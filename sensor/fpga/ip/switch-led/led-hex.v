==> flow/design.v <==
module switch_led( 
    input clk,
    input reset,
    input [1:0] avs_s0_address,
    input avs_s0_read,
    input avs_s0_write,
    output reg [31:0] avs_s0_readdata,
    input [31:0] avs_s0_writedata,
    inout [31:0] data
);
    reg [9:0] level;
    reg [9:0] count = 0;
    always @(*) begin
        if (avs_s0_read) begin
            avs_s0_readdata = data;
        end else begin
            avs_s0_readdata = 32'bx;
        end
    end
    always @(posedge clk) begin
        if (reset) begin
            level <= 10'd10;
        end else if (avs_s0_write) begin
            level <= avs_s0_writedata;
        end else begin
            level <= level;
        end
        count = (count == 10'd100)? 10'b0 : count + 1;
    end
    assign data = (count < level)? 10'b1111111111 : 10'b0;
endmodule
# Reports on switch_led
# What the tools print for switch_led, step after step.
# Line numbers count from 1 in the design file above.
# Operators carry their Yosys type and port widths (W data, S select, Z words).
# The mark n/a stands for no value.
# design
design	switch_led
clock	clk
library	sky130hd
lib_corner	tt_025C_1v80

# After elaboration
# Counts by Yosys on the flattened word-level netlist (proc, flatten, opt, wreduce; memories kept). Register bits leave out memories and registers merged into their read ports (data or address); mux counts leave out enables and synchronous resets folded into registers. Print and check cells are left out. Cells with the same type and inputs are merged into one.
# op_classes
shift	0
multipliers	0
div_mod_pow	0
addsub	1
mux	2
equal	1
reduce_logical	0
bitwise	0
cmp	1
# op_table
cell	n
$mux W32	1
$add A10 B1 Y10 const B	1
$lt A10 B10 Y1	1
$eq A10 B7 Y1 const B	1
$mux W10	1
# bits
latch_bits	0
out_inout_bits	64
wordCells	7
mem_bits_rw	0
clocked_rd_ports_x_width	0
memories	0
ff_bits	20
rom_bits	0

# Longest topological paths
# Longest topological path by Yosys (ltp), each cell counted once; first at word level (registers and memories cut), then after technology mapping (sequential cells cut; the memories' decode and read muxes count).
# logic_depth
ltp_word	3
abc_area	0
depth_mapped	7
depth_no_buf	6

# After synthesis
# Yosys stat after the flow's synthesis: flattened, memories mapped to cells. It holds for the ABC_AREA given above (unset counts as 0); a run with the other value may have another netlist.
# The area totals of this step are shown rounded.
# synth_totals
ffs	20
buffers	65
yosys_area_um2	1470
cell_count	172
sequential_area_um2	400
# by_type
cell_type	n	type_area_um2
sky130_fd_sc_hd__buf_4	63	472.954
sky130_fd_sc_hd__dfxtp_1	20	400.384
sky130_fd_sc_hd__ha_1	11	137.632
sky130_fd_sc_hd__mux2i_1	8	80.077
sky130_fd_sc_hd__nor2_1	17	63.811
sky130_fd_sc_hd__xnor2_1	7	61.309
sky130_fd_sc_hd__inv_1	13	48.797
sky130_fd_sc_hd__nand3_1	9	45.043
sky130_fd_sc_hd__nor4b_4	1	23.773
sky130_fd_sc_hd__nand2_1	6	22.522
sky130_fd_sc_hd__a21oi_1	4	20.019
sky130_fd_sc_hd__nor4b_2	1	15.014
sky130_fd_sc_hd__o211ai_1	2	15.014
sky130_fd_sc_hd__a41oi_1	1	8.758
sky130_fd_sc_hd__o2bb2ai_1	1	8.758
sky130_fd_sc_hd__xor2_1	1	8.758
sky130_fd_sc_hd__a211oi_1	1	7.507
sky130_fd_sc_hd__nand2b_1	1	6.256
# Other cell types: 5; their cells: 5.

# Path before layout
# OpenSTA on the mapped netlist: ideal clock, no wires. The path of least setup slack (recovery checks aside). Input and output delay are each 20% of the period. Register names are those of the netlist, which keeps one name where synthesis merged equal registers.
# synth_timing
path_type	reg-to-output
start	register count[4]
end	output avs_s0_readdata[0]
t_arrival_ps	2152
output_delay_ps	706
period_ps	3530
path_stages	7
setup_slack_ps	672
delay_ps	2152
launch_ps	0
period_less_setup_slack_ps	2858
# "delay_ps" = arrival - input delay + setup time.
# At an output port there is no setup time.
# "path_stages" counts driving pins, that of a launching flip-flop among them; a cell with two outputs on the path counts twice.
# "period_less_setup_slack_ps" is the clock period less the worst setup slack; recovery checks do not enter. This is arithmetic on one report: input and output delays are still those of the set period (20% each).
# Between the ends stands the longest chain of elaborated cells between them, by number of cells; it is not shown to be the way that was timed. Of several equally long chains one is given.
# A line is the first line of the expression or statement that the cell stems from. Yosys adds cells for indexed reads and writes and turns some case tables into memories.
# synth_via
path_cell_list	sky130_fd_sc_hd__dfxtp_1 sky130_fd_sc_hd__ha_1 sky130_fd_sc_hd__a21oi_1 sky130_fd_sc_hd__nand2_1 sky130_fd_sc_hd__o2bb2ai_1 sky130_fd_sc_hd__a21oi_1 sky130_fd_sc_hd__buf_4
elab_chain_cells	3
cells_between	3
cone_lines	2
classes_between	compare: 1; mux: 2
# synth_lines
element	line	text
start, declared	12	reg [9:0] count = 0;
start, assigned	28	count = (count == 10'd100)? 10'b0 : count + 1;
$lt A10 B10 Y1	30	assign data = (count < level)? 10'b1111111111 : 10'b0;
$mux W10	30
$mux W32	14	if (avs_s0_read) begin
end, declared	7	output reg [31:0] avs_s0_readdata,

# Path in the finished layout
# From the final timing report of stored run 1: the path of least setup slack in the routed layout; clock arrival at registers is part of the times.
# The path's times are printed in steps of 10 ps; the period is the one set.
# layout_timing
path_type	reg-to-output
start	register count[4]
end	output avs_s0_readdata[7]
setup_slack_ps	1250
period_ps	4700
output_delay_ps	940
launch_ps	300
t_arrival_ps	2510
path_stages	9
# Between the ends stands the longest chain of elaborated cells between them, by number of cells; it is not shown to be the way that was timed. Of several equally long chains one is given.
# layout_via
path_cell_list	sky130_fd_sc_hd__dfxtp_1 sky130_fd_sc_hd__ha_1 sky130_fd_sc_hd__a21oi_1 sky130_fd_sc_hd__nand2_1 sky130_fd_sc_hd__o2bb2ai_1 sky130_fd_sc_hd__a21oi_2 sky130_fd_sc_hd__buf_6 sky130_fd_sc_hd__buf_4 sky130_fd_sc_hd__clkdlybuf4s50_1
elab_chain_cells	3
cells_between	3
cone_lines	2
classes_between	compare: 1; mux: 2
# layout_lines
element	line	text
start, declared	12	reg [9:0] count = 0;
start, assigned	28	count = (count == 10'd100)? 10'b0 : count + 1;
$lt A10 B10 Y1	30	assign data = (count < level)? 10'b1111111111 : 10'b0;
$mux W10	30
$mux W32	14	if (avs_s0_read) begin
end, declared	7	output reg [31:0] avs_s0_readdata,

# Flow measurements of switch_led on sky130hd: 2 stored runs with different settings, listed in no order. Input and output delays are each 20% of the period that was set; the output load is 0.01 pF.
# "achieved_period_ps" means the clock period less the worst setup slack. The figure is calculated, with input and output delays left at 20% of the set period.
# "critical_path_time_ps" is the time allowed to the run's worst setup path (the clock period less input and output delay, where it has them) less its slack. Clock arrival times count: a late capture clock shortens it, a late launch clock lengthens it.
# "critical_path_time_ps" is given in steps of 10 ps.
# Measured values are rounded.
# A setting shown as - is not set for that run.
run	period_ns	CORE_UTILIZATION	SETUP_SLACK_MARGIN	PLACE_DENSITY_LB_ADDON	CELL_PAD_IN_SITES_DETAIL_PLACEMENT	TNS_END_PERCENT	GPL_TIMING_DRIVEN	GPL_ROUTABILITY_DRIVEN	CAP_MARGIN	MAX_ROUTING_LAYER	CORE_MARGIN	SLEW_MARGIN	CORE_ASPECT_RATIO	CTS_CLUSTER_SIZE	ys_area_um2	design.die.area_um2	final_cell_area_um2	finalUtil_pct	fin_ws_ps	timing.setup.tns_ps	worst_hold_slack_ps	achieved_period_ps	critical_path_time_ps	worst_setup_path_type
stored run 1	4.7	55	0.68	0.05	0	40	0	0	40	met5	2	20	-	-	1470	3100	1930	77.2	1250	0	497	3451	2510	reg-to-output
stored run 2	3.3	34	-0.27	0.24	0	-	-	-	15	met5	7	0	1.65	24	1470	6420	1490	36.1	342	0	493	2958	2300	reg-to-output
